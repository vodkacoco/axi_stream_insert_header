==> flow/design.v <==
`timescale 1ns / 1ps
module axi_stream_insert_header #(
parameter DATA_WD = 32,
parameter DATA_BYTE_WD = DATA_WD / 8
) (
input clk,
input rst_n,
input valid_in,
input [DATA_WD-1 : 0] data_in,
input [DATA_BYTE_WD-1 : 0] keep_in,
input last_in,
output ready_in,
output valid_out,
output [DATA_WD-1 : 0] data_out,
output [DATA_BYTE_WD-1 : 0] keep_out,
output last_out,
input ready_out,
input valid_insert,
input [DATA_WD-1 : 0] header_insert,
input [DATA_BYTE_WD-1 : 0] keep_insert,
output ready_insert
);
reg last_in_r1;
reg last_in_r2;
wire last_in_pulse_p;
reg [DATA_WD-1 : 0] data_out_r1; 
reg [DATA_WD-1 : 0] data_out_r2;
reg [DATA_BYTE_WD-1 : 0] keep_in_r;
wire axis_ready_in;
always@(posedge clk or negedge rst_n)
if(!rst_n)
begin
    last_in_r1 <= 0;
    last_in_r2 <= 0;
end
else 
begin
    last_in_r1 <= last_in;
    last_in_r2 <= last_in_r1;
end
assign last_in_pulse_p = ~last_in_r1 & last_in_r2;
assign axis_ready_in = last_in_pulse_p? 0 : 1;
assign ready_in = axis_ready_in;
always@(posedge clk or negedge rst_n)
if(!rst_n)
begin
    data_out_r1 <= 0;
end
else if(valid_in && axis_ready_in) 
begin
    keep_in_r <= keep_in;
    data_out_r1 <= data_in;
    data_out_r2 <= data_out_r1;
end
else
begin
    data_out_r1 <= data_out_r1;
    data_out_r2 <= data_out_r2;
end
reg [DATA_WD-1 : 0]header_out_r;
reg insert_flag;
reg [DATA_BYTE_WD-1 : 0] keep_insert_out_r;
always@(posedge clk or negedge rst_n)
if(!rst_n)
begin
    header_out_r <= 0;
    insert_flag <= 0;
end
else if(valid_insert && ready_insert)
begin
    case(keep_insert)
    4'b1111:begin header_out_r<=header_insert;insert_flag<=1; end
    4'b0111:begin header_out_r<={8'b0,header_insert[23:0]};insert_flag<=1;end
    4'b0011:begin header_out_r<={16'b0,header_insert[15:0]};insert_flag<=1;end
    4'b0001:begin header_out_r<={24'b0,header_insert[7:0]};insert_flag<=1;end
    default:begin header_out_r<=header_out_r;insert_flag<=1; end
    endcase
    keep_insert_out_r <= keep_insert;
end
reg [DATA_WD-1 : 0]header_data_out_r;
always@(posedge clk or negedge rst_n)
if(!rst_n)
begin
    header_data_out_r <= 0;
end
else if(insert_flag)
begin
    case(keep_insert)
    4'b1111:begin header_data_out_r<=header_out_r;insert_flag<=0; end
    4'b0111:begin header_data_out_r<={header_insert[23:0],data_out_r1[31:24]};insert_flag<=0;end
    4'b0011:begin header_data_out_r<={header_insert[15:0],data_out_r1[31:16]};insert_flag<=0;end
    4'b0001:begin header_data_out_r<={header_insert[7:0],data_out_r1[31:8]};insert_flag<=0;end
    default:begin header_data_out_r<=header_data_out_r;insert_flag<=0; end
    endcase
end
else 
    begin
        case(keep_insert_out_r)
        4'b1111:begin header_data_out_r<=data_out_r2; end
        4'b0111:begin header_data_out_r<={data_out_r2[23:0],data_out_r1[31:24]};end
        4'b0011:begin header_data_out_r<={data_out_r2[15:0],data_out_r1[31:16]};end
        4'b0001:begin header_data_out_r<={data_out_r2[7:0],data_out_r1[31:8]};end
        default:begin header_data_out_r<=header_data_out_r; end
    endcase
    end
reg s_ready_insert;
assign data_out = ready_out?header_data_out_r:data_out_r2;
always@(posedge clk or negedge rst_n)
begin
    if(!rst_n)
        s_ready_insert<=0;
    else
        s_ready_insert<= insert_flag==1 ? 0:1;
end
assign ready_insert=s_ready_insert;
reg [1:0]insert_flag_r;
always@(posedge clk or negedge rst_n)
begin
    if(!rst_n)
        insert_flag_r<=0;
    else
        insert_flag_r <= {insert_flag_r[0],insert_flag};
end
assign neg_flag = ~insert_flag_r[1]&insert_flag_r[0];
assign valid_out = neg_flag? 0 : 1;
wire last_out_p;
reg [DATA_BYTE_WD-1 : 0] keep_out_r;
always@(posedge clk or negedge rst_n)
begin
    if(!rst_n)
        keep_out_r<=0;
    else if(valid_out)
        keep_out_r <= 4'b1111;
    else if(last_out_p)
    begin
        case(keep_insert)
            4'b1111:begin keep_out_r <= keep_in_r;end
            4'b0111:begin keep_out_r <= keep_in_r<<1;end
            4'b0011:begin keep_out_r <= keep_in_r<<2;end
            4'b0001:begin keep_out_r <= keep_in_r<<3;end
        endcase
    end
    else
        keep_out_r<=0;
end
assign keep_out = keep_out_r;
reg [1:0]last_out_r;
always@(posedge clk or negedge rst_n)
begin
    if(!rst_n)
        last_out_r <= 0;
    else 
    begin
        last_out_r <= {last_out_r[0],last_in_pulse_p};
    end
end
assign last_out_p = ~last_out_r[0]&last_out_r[1];
assign last_out = last_out_p;
endmodule
[Reports on axi_stream_insert_header]
What the tools print for axi_stream_insert_header, step after step.
Line numbers count from 1 in the design file above.
Cell names lack the library's common part.
Not given: -
Design
  top: axi_stream_insert_header
  clock: clk
  standard-cell library: sky130hd
  timing corner: tt_025C_1v80

[Elaborated design]
Yosys after proc, flatten, opt, wreduce and memory -nomap, before mapping. Memory bits, and registers merged into a memory's read port (data or address), are not among the register bits. Print and check cells are not counted.
Bit counts
  flip-flop bits (word level): 106
  bits of input ports: 78
  output and inout bits: 40
  elaborated cells: 25
Cells by class
  equality and inequality tests: 4
  muxes and demuxes: 3
  bitwise gates (word level): 4
  reductions and logical operators: 5
Operator list (count)
  32-bit parallel mux with 4-bit select: 1
  32-bit 2-to-1 mux: 1
  5-bit nonzero test: 1
  2-bit AND reduction: 2
  4-bit by 1-bit equality test with 1-bit output with constant B: 1
  4-bit by 2-bit equality test with 1-bit output with constant B: 1
  4-bit by 3-bit equality test with 1-bit output with constant B: 1
  4-bit equality test with constant B: 1
  1-bit bitwise AND: 2
  1-bit logical AND: 2
  1-bit NOT: 2
  1-bit 2-to-1 mux: 1

[Longest topological paths]
Depth = most cells in a row (Yosys ltp): at word level without a register or memory, in the mapped netlist without a sequential cell, where the memories' decode and read muxes count.
Depth
  depth in word-level cells: 5
  ABC_AREA: 0
  depth in mapped cells: 6

[Netlist]
Source: synth_stat.txt of the flow (Yosys; design flattened, memories mapped). It holds for the ABC_AREA given above (unset counts as 0); a run with the other value may have another netlist.
Cell types
  dfrtp_1: count 69, total area 1.73E+03 um^2
  edfxtp_1: count 36, total area 1.08E+03 um^2
  mux2_2: count 48, total area 540.518 um^2
  mux2_4: count 28, total area 420.403 um^2
  a211oi_2: count 28, total area 350.336 um^2
  o2111ai_1: count 31, total area 271.51 um^2
  o2bb2ai_1: count 31, total area 271.51 um^2
  o21ba_2: count 23, total area 230.221 um^2
  mux2_1: count 19, total area 213.955 um^2
  buf_2: count 28, total area 140.134 um^2
  o21ba_1: count 8, total area 80.077 um^2
  buf_12: count 3, total area 60.058 um^2
  clkbuf_1: count 11, total area 41.29 um^2
  buf_4: count 5, total area 37.536 um^2
  nand2b_1: count 4, total area 25.024 um^2
  a211oi_1: count 3, total area 22.522 um^2
  nor2b_1: count 3, total area 18.768 um^2
  and3_1: count 2, total area 12.512 um^2
Other cell types: 9; their cells: 10.
Mapped netlist
  cells in the netlist: 390
  cell area after synthesis: 5614.1 um^2
  flip-flops: 105
  buffer cells: 48

[Worst setup path after synthesis]
OpenSTA on the mapped netlist: ideal clock, no wires. The path of least setup slack (recovery checks aside). Input and output delay are each 20% of the period. Register names are those of the netlist, which keeps one name where synthesis merged equal registers.
Path post-synthesis
  path kind: input -> output
  from: input ready_out
  to: output data_out[10]
  period: 3.09 ns
  external input delay: 0.618 ns
  external output delay: 0.618 ns
  launch time at the first pin: 0.618 ns
  arrival time: 1.373 ns
  required time: 2.472 ns
  slack: 1.099 ns
  path delay: 0.755 ns
  driving pins on the path: 3
  path buffers: 2
  period reached after synthesis: 1.991 ns
"path delay" is the arrival time less input delay plus setup time.
A path that ends at an output port has no setup time.
"driving pins on the path" counts driving pins, that of a launching flip-flop among them; a cell with two outputs on the path counts twice.
"period reached after synthesis" = period - worst setup slack (recovery checks aside). The figure is calculated, with input and output delays left at 20% of the set period.
The rows between start and end are the longest chain of elaborated cells between them; the timing report does not say that the signal goes this way. Where chains are equally long, one stands for them.
Each line given opens the expression or statement behind the cell; cells for indexed reads and writes are added by Yosys, which also makes memories of some case tables.
Between the ends, post-synthesis
  cell sequence: clkbuf_1 -> buf_2 -> mux2_2
  length of the longest elaborated chain: 1
  elaborated cells on any way between the ends: 1
  those cells by class: 1 x mux
RTL lines, path post-synthesis
  from (decl): line 17  | input ready_out,
  32-bit 2-to-1 mux: line 107  | assign data_out = ready_out?header_data_out_r:data_out_r2;
  to (decl): line 14  | output [DATA_WD-1 : 0] data_out,

[Path in the finished layout]
From the final timing report of run 1: the path of least setup slack in the routed layout; clock arrival at registers is part of the times.
Path after layout
  path kind: input -> output
  from: input ready_out
  to: output data_out[28]
  period: 2.94 ns
  external input delay: 0.59 ns
  external output delay: 0.59 ns
  launch time at the first pin: 0.59 ns
  arrival time: 2.24 ns
  required time: 2.35 ns
  slack: 0.11 ns
  driving pins on the path: 4
  path buffers: 3
The rows between start and end are the longest chain of elaborated cells between them; the timing report does not say that the signal goes this way. Where chains are equally long, one stands for them.
Between the ends, after layout
  cell sequence: clkdlybuf4s50_1 -> buf_12 -> mux2_2 -> clkdlybuf4s50_1
  length of the longest elaborated chain: 1
  elaborated cells on any way between the ends: 1
  those cells by class: 1 x mux
RTL lines, path after layout
  from (decl): line 17  | input ready_out,
  32-bit 2-to-1 mux: line 107  | assign data_out = ready_out?header_data_out_r:data_out_r2;
  to (decl): line 14  | output [DATA_WD-1 : 0] data_out,

axi_stream_insert_header through Yosys and OpenROAD on sky130hd: 2 stored runs, unordered, with their settings and measured results. The constraints put input and output delay at 20% of the set period each and load the outputs with 0.01 pF.
By "finish__power__total" is meant OpenSTA's value without simulated activity: inputs other than the clock are taken to toggle once in ten clock periods, and the tool carries that through the logic.

Flow files of run 1
==> flow/run.sh <==
#!/bin/bash
# the make line also repeats the synthesis and layout settings of config.mk as NAME=value (left out here)
make -C /OpenROAD-flow-scripts/flow DESIGN_CONFIG=/design/flow/config.mk WORK_HOME=/design/flow/orfs CLKGATE_MAP_FILE= finish
==> flow/config.mk <==
export PLATFORM = sky130hd
export DESIGN_NAME = axi_stream_insert_header
export DESIGN_NICKNAME = axi_stream_insert_header
export VERILOG_FILES = /design/flow/design.v
export SDC_FILE = /design/flow/constraint.sdc
export NUM_CORES = 4
export LEC_CHECK = 0
export CAP_MARGIN = 20
export CORE_MARGIN = 2
export CORE_UTILIZATION = 40
export SLEW_MARGIN = 20
==> flow/constraint.sdc <==
create_clock -name core_clock -period 2.94 [get_ports {clk}]
set_input_delay 0.5880 -clock core_clock [delete_from_list [all_inputs] [get_ports {clk}]]
set_output_delay 0.5880 -clock core_clock [all_outputs]
set_load 0.01 [all_outputs]

report of run 1
yosys chip area after synthesis (um^2): 5614.1
finish__design__die__area: 14998.9
finish__design__instance__area__stdcell: 6780.2
finish__design__instance__utilization: 0.4923
finish__timing__setup__ws: 0.109
finish__timing__setup__tns: 0.000
finish__power__total: 3.574e-03

Flow files of run 2
==> flow/run.sh <==
#!/bin/bash
# the make line also repeats the synthesis and layout settings of config.mk as NAME=value (left out here)
make -C /OpenROAD-flow-scripts/flow DESIGN_CONFIG=/design/flow/config.mk WORK_HOME=/design/flow/orfs CLKGATE_MAP_FILE= finish
==> flow/config.mk <==
export PLATFORM = sky130hd
export DESIGN_NAME = axi_stream_insert_header
export DESIGN_NICKNAME = axi_stream_insert_header
export VERILOG_FILES = /design/flow/design.v
export SDC_FILE = /design/flow/constraint.sdc
export NUM_CORES = 4
export LEC_CHECK = 0
export CAP_MARGIN = 20
export CORE_ASPECT_RATIO = 1.65
export CORE_MARGIN = 2
export CORE_UTILIZATION = 32
export CTS_CLUSTER_SIZE = 30
export GPL_ROUTABILITY_DRIVEN = 1
export GPL_TIMING_DRIVEN = 1
export MAX_ROUTING_LAYER = met4
export MIN_ROUTING_LAYER = met2
export PLACE_DENSITY_LB_ADDON = 0.18
export SLEW_MARGIN = 20
==> flow/constraint.sdc <==
create_clock -name core_clock -period 1.93 [get_ports {clk}]
set_input_delay 0.3860 -clock core_clock [delete_from_list [all_inputs] [get_ports {clk}]]
set_output_delay 0.3860 -clock core_clock [all_outputs]
set_load 0.01 [all_outputs]

report of run 2
yosys chip area after synthesis (um^2): 5614.1
finish__design__die__area: 18653.0
finish__design__instance__area__stdcell: 7124.3
finish__design__instance__utilization: 0.4118
finish__timing__setup__ws: 0.076
finish__timing__setup__tns: 0.000
finish__power__total: 5.628e-03
